==> flow/design.v <==
module Rx_FIFO (
    input logic clk, reset,
    input logic [7:0] data_in,
    input logic wr_en, data_read,  
    output logic [7:0] data_out,
    output logic data_available
);
    logic [7:0] fifo [7:0];
    logic [2:0] wr_ctr, rd_ctr;
    logic [3:0] stored_bytes;
    logic rxff, fifo_empty;
    always @(posedge clk) begin
        if (reset) begin
            for (int i = 0; i < 8; i++)
                fifo[i] <= 8'b0;
            wr_ctr = 3'b0;
            rd_ctr = 3'b0;
            stored_bytes <= 4'b0;
        end
        else begin
            if (wr_en && ~rxff) begin
                fifo[wr_ctr] <= data_in;
                stored_bytes <= stored_bytes + 1;
                if (wr_ctr == 3'd7) 
                    wr_ctr <= 3'b0;
                else
                    wr_ctr <= wr_ctr + 1;
            end 
            else if (data_read) begin
                stored_bytes <= stored_bytes - 1;
                if (rd_ctr == 3'd7)
                    rd_ctr <= 3'b0;
                else
                    rd_ctr <= rd_ctr + 1;
            end
        end
    end
    assign rxff = (stored_bytes == 4'd8) ? 1'b1 : 1'b0;
    assign fifo_empty = (stored_bytes == 3'b0) ? 1'b1 : 1'b0;
    assign data_out = fifo_empty ? fifo[rd_ctr] : 8'b0;         
    assign data_available = ~fifo_empty;
endmodule
module Rx_Baud_Counter (
    input logic clk, reset,
    input logic [11:0] baud_div,
    output logic baud_comp
);
    logic [11:0] counter;
    always @(posedge clk) begin
        if (reset || baud_comp) begin
            baud_comp <= 1'b0;
            counter <= 12'b0;
        end
        else if (counter == baud_div)
            baud_comp <= 1'b1;
        else begin
            baud_comp <= 1'b0;
            counter <= counter + 1;
        end
    end
endmodule
module Rx_Controller (
	input logic clk, reset,
	input start_detected, rx_done, parity_error, stop_bit_error,
	output logic rx_start, rx_sel, store_en
);
	logic [1:0] c_state, n_state;
	parameter IDLE=2'b00, START=2'b01, RECEIVE=2'b10, STORE=2'b11;
	always_ff @ (posedge clk) begin
	if (reset)
		c_state <= IDLE;
	else
		c_state <= n_state;
	end
	always_comb	begin
		case (c_state)
			IDLE: begin 
				if (start_detected) n_state = START;
				else n_state = IDLE; 
			end
			START: begin 
				n_state = RECEIVE;
			end
			RECEIVE: begin 
				if (rx_done) begin
					if (parity_error || stop_bit_error) n_state = IDLE;
					else n_state = STORE;
				end
				else n_state = RECEIVE;
			end
			STORE: begin
				n_state = IDLE;
			end
			default: n_state = IDLE;
		endcase
	end
	always_comb begin
		case (c_state)
			IDLE: begin
				rx_start = 1'b0;
				rx_sel = 1'b1;
				store_en = 1'b0;
			end
			START: begin
				rx_start = 1'b1;
				rx_sel = 1'b1;
				store_en = 1'b0;
			end
			RECEIVE: begin
				rx_start = 1'b0;
				rx_sel = 1'b1;
				store_en = 1'b0;
			end
			STORE: begin
				rx_start = 1'b0;
				rx_sel = 1'b0;
				store_en = 1'b1;
			end
		endcase
	end
endmodule
module Rx_Datapath (
    input logic clk, reset,
    input logic rx_in,
    input logic [11:0] baud_divisor,
    input logic parity_sel, two_stop_bits, rx_start, rx_sel,
    output logic rx_done, start_detected, parity_error, stop_bit_error,
    output logic [7:0] data_out
);
    logic [11:0] shift_reg;
    logic [3:0] packet_size, shift_ctr;
    logic rx, rx_shift_en, parity;
    always_ff @(posedge clk) begin
        if (reset || rx_start) begin
            shift_ctr <= packet_size;
            rx_done <= 1'b0;
        end
        else if (rx_shift_en) begin
            if (shift_ctr == 3'b0)
                rx_done <= 1'b1;
            else begin
                shift_reg[shift_ctr] <= rx;
                shift_reg <= shift_reg >> 1;
                shift_ctr <= shift_ctr - 1;
                rx_done <= 1'b0;
            end
        end
    end
    assign parity = parity_sel ? ~(^shift_reg[8:1]) : (^shift_reg[8:1]);
    assign parity_error = (parity == shift_reg[9]) ? 1'b0 : 1'b1;
    assign stop_bit_error = two_stop_bits ? ~(shift_reg[10] & shift_reg[11]) : ~shift_reg[10];
    assign rx = rx_sel ? rx_in : 1'b1;
    assign start_detected = rx ? 1'b0 : 1'b1;
    assign packet_size = two_stop_bits ? 4'd12 : 4'd11;
    Rx_Baud_Counter baud_counter_0 (clk, (reset | rx_start), baud_divisor, rx_shift_en);
endmodule
module UART_Rx (
    input logic clk, reset,
    input logic [11:0] baud_divisor,
    input logic parity_sel, two_stop_bits, rx_in, fifo_rd,
    output logic tx_out, data_available
);
    logic [7:0] fifo_data_in, fifo_data_out;
    logic rx_start, rx_sel, rx_done;
    logic parity_error, stop_bit_error, start_detected;
    Rx_FIFO rx_fifo_0 (clk, reset, fifo_data_in, store_en, fifo_rd, fifo_data_out, data_available);   
    Rx_DataPath datapath_0 (clk, reset, rx_in, baud_divisor, parity_sel, two_stop_bits, rx_start, rx_sel, rx_done, start_detected, parity_error, stop_bit_error, fifo_data_in);
    Rx_Controller controller_0 (clk, reset, start_detected, rx_done, parity_error, stop_bit_error, rx_start, rx_sel, store_en);
endmodule
# [Step by step through the tools: Rx_Datapath]
# The steps from the RTL of Rx_Datapath to its reports follow in flow order.
# Line numbers count from 1 in the design file above.
# Operators: Yosys type, input widths -> output width; for muxes data width and select width s.
# Cell names lack the library's common part.
# Not given: -
[design] top_module="Rx_Datapath" clk_port="clk" library="sky130hd" pvt_corner="tt_025C_1v80"

# [Word level]
# Source: Yosys, flattened and elaborated, memories not mapped. Widths are those after wreduce. Registers that Yosys merges into a memory's read port (data or address) are not register bits. Print and check cells do not count. Equal cells are merged and count once.
[bits] reg_bits=18 input_bits=19 out_inout_bits=12 word_cells=24
[op_classes] add_sub_neg=2 n_eq=2 n_mux=10 n_logic=1 reduce_logical=5
[op_table] cell="$add 12x1->12 const B" n=1
[op_table] cell="$eq 12x12->1" n=1
[op_table] cell="$mux 4" n=3
[op_table] cell="$mux 1" n=6
[op_table] cell="$sub 4x1->4 const B" n=1
[op_table] cell="$logic_not 4->1" n=1
[op_table] cell="$mux 3" n=1
[op_table] cell="$logic_or 1x1->1" n=2
[op_table] cell="$ne 2x2->1 const B" n=1
[op_table] cell="$reduce_and 2->1" n=1
[op_table] cell="$reduce_bool 2->1" n=1
[op_table] cell="$or 1x1->1" n=1

# [Depth]
# Longest topological path by Yosys (ltp), each cell counted once; first at word level (registers and memories cut), then after technology mapping (sequential cells cut; the memories' decode and read muxes count).
[logic_depth] depth_word=4 ABC_AREA=0 depth_mapped=6 depth_no_buf=6

# [After synthesis]
# Source: synth_stat.txt of the flow (Yosys; design flattened, memories mapped). It holds for the ABC_AREA given above (unset counts as 0); a run with the other value may have another netlist.
# The area totals of this step are shown rounded.
[by_type] type="dfxtp_1" n=14 area_total_um2=280.269
[by_type] type="xnor2_1" n=14 area_total_um2=122.618
[by_type] type="edfxtp_1" n=4 area_total_um2=120.115
[by_type] type="buf_4" n=10 area_total_um2=75.072
[by_type] type="or3_1" n=10 area_total_um2=62.56
[by_type] type="a21oi_1" n=11 area_total_um2=55.053
[by_type] type="o21ai_0" n=10 area_total_um2=50.048
[by_type] type="ha_1" n=2 area_total_um2=25.024
[by_type] type="nand4_1" n=4 area_total_um2=25.024
[by_type] type="nand2_1" n=6 area_total_um2=22.522
[by_type] type="nor2_1" n=5 area_total_um2=18.768
[by_type] type="xor2_1" n=2 area_total_um2=17.517
[by_type] type="and2_1" n=2 area_total_um2=12.512
[by_type] type="nand4_2" n=1 area_total_um2=12.512
[by_type] type="nor2b_1" n=2 area_total_um2=12.512
[by_type] type="o31ai_2" n=1 area_total_um2=12.512
[by_type] type="and4_4" n=1 area_total_um2=11.261
[by_type] type="inv_1" n=3 area_total_um2=11.261
# Other cell types: 12; their cells: 14.
[mapped] cells=116 area_um2=1000 seqArea_um2=400 ffs=18
# By module: a second synthesis without flattening, with its own total; a netlist apart from the flattened one above.
[hier_totals] cells_unflattened=120 area_unflattened_um2=1100
# Each row is one instance without its submodules.
[by_module] module="Rx_Baud_Counter" n_inst=1 n_cells=84 area_um2=730 seq_area_um2=260
[by_module] module="Rx_Datapath" n_inst=1 n_cells=36 area_um2=340 seq_area_um2=140

# [Timing after synthesis]
# Source: OpenSTA report_checks on the synthesized netlist (no wires, ideal clock, input and output delay 20% of the period each), path of least setup slack; recovery checks are left aside. Register names are those of the netlist, which keeps one name where synthesis merged equal registers.
[synth_timing] path_kind="in2reg" from="in baud_divisor[1]" to="reg baud_counter_0.counter[1]" period_ns=2.23 setup_ns=0.128 arrival_ns=1.434 required_time_ns=2.102 path_slack_ns=0.668 path_delay_ns=1.116 driving_pins=5 path_buffers=0 synth_period_reached_ns=1.562
# "path_delay_ns" = arrival - input delay + setup time.
# "driving_pins" counts driving pins, that of a launching flip-flop among them; a cell with two outputs on the path counts twice.
# "synth_period_reached_ns" = period - worst setup slack (recovery checks aside). The figure is calculated, with input and output delays left at 20% of the set period.
# The rows between start and end are the longest chain of elaborated cells between them; the timing report does not say that the signal goes this way. Where chains are equally long, one stands for them.
# A line is the first line of the expression or statement that the cell stems from. Yosys adds cells for indexed reads and writes and turns some case tables into memories.
[synth_between] cell_sequence="xnor2_1 > nand4_1 > nor3_2 > mux2i_1 > nor2_1" elab_chain_cells=1 cone_cells=1
[synth_rtl] element="start, declared" line=125 source="input logic [11:0] baud_divisor,"
[synth_rtl] element="$eq 12x12->1" line=54 source="else if (counter == baud_div)"
[synth_rtl] element="end, assigned" line=52 source="counter <= 12'b0;"
[synth_rtl] element="end, assigned" line=58 source="counter <= counter + 1;"
[synth_rtl] element="end, declared" line=48 source="logic [11:0] counter;"

# [Worst path after layout]
# Path of least setup slack in the final report of stored run 1 (OpenROAD, finished layout, wires in). Where an end is a register, its clock arrival counts in the times.
[layout_timing] path_kind="reg2reg" from="reg baud_counter_0.counter[2]" to="reg baud_counter_0.counter[11]" period_ns=1.53 setup_ns=0.06 arrival_ns=1.74 required_time_ns=1.75 path_slack_ns=0.02 driving_pins=6 path_buffers=0
# The rows between start and end are the longest chain of elaborated cells between them; the timing report does not say that the signal goes this way. Where chains are equally long, one stands for them.
[layout_between] cell_sequence="dfxtp_4 > and4_4 > nand4_4 > or2_4 > or3_4 > a21oi_2" elab_chain_cells=1 cone_cells=2
[layout_rtl] element="start, declared" line=48 source="logic [11:0] counter;"
[layout_rtl] element="start, assigned" line=52 source="counter <= 12'b0;"
[layout_rtl] element="start, assigned" line=58 source="counter <= counter + 1;"
[layout_rtl] element="$add 12x1->12" line=58
[layout_rtl] element="end, assigned" line=52
[layout_rtl] element="end, assigned" line=58
[layout_rtl] element="end, declared" line=48

Flow measurements of Rx_Datapath on sky130hd: 2 stored runs with different settings, listed in no order. Input and output delays are each 20% of the period that was set; the output load is 0.01 pF.
"achieved clock period": clock period set for the run, less the worst setup slack. It is reckoned from that one timing run; input and output delays stay at 20% of the period that was set.
"worst setup path time" is the time allowed to the run's worst setup path (the clock period less input and output delay, where it has them) less its slack. Clock arrival times count: a late capture clock shortens it, a late launch clock lengthens it.
"power": no workload was simulated; the value follows from the tool's default switching activity.
Measured values are rounded.
[stored run 1] settings: period_ns=1.53, SETUP_SLACK_MARGIN=0.42, CAP_MARGIN=20, CORE_MARGIN=2, CORE_UTILIZATION=40, SLEW_MARGIN=20
[stored run 1] result: chip area after synthesis (Yosys) 1000 sq um, die area 3000 sq um, standard-cell area of the final layout 1600 sq um, utilization 65%, worst setup slack after layout 0.017 ns, total negative slack 0.000 ns, worst hold slack 0.48 ns, power 0.91 mW, achieved clock period 1.513 ns, worst setup path time 1.51 ns, worst setup path kind reg2reg
[stored run 2] settings: period_ns=2.69, CORE_UTILIZATION=40, SETUP_SLACK_MARGIN=0.02, PLACE_DENSITY=0.39, CORE_ASPECT_RATIO=0.98, CELL_PAD_IN_SITES_GLOBAL_PLACEMENT=0, GPL_TIMING_DRIVEN=1, CTS_CLUSTER_DIAMETER=50, MAX_ROUTING_LAYER=met5, CAP_MARGIN=20, CORE_MARGIN=2, SLEW_MARGIN=20
[stored run 2] result: chip area after synthesis (Yosys) 1000 sq um, die area 3000 sq um, standard-cell area of the final layout 1200 sq um, utilization 50%, worst setup slack after layout 0.50 ns, total negative slack 0.000 ns, worst hold slack 0.48 ns, power 0.53 mW, achieved clock period 2.188 ns, worst setup path time 1.11 ns, worst setup path kind in2out
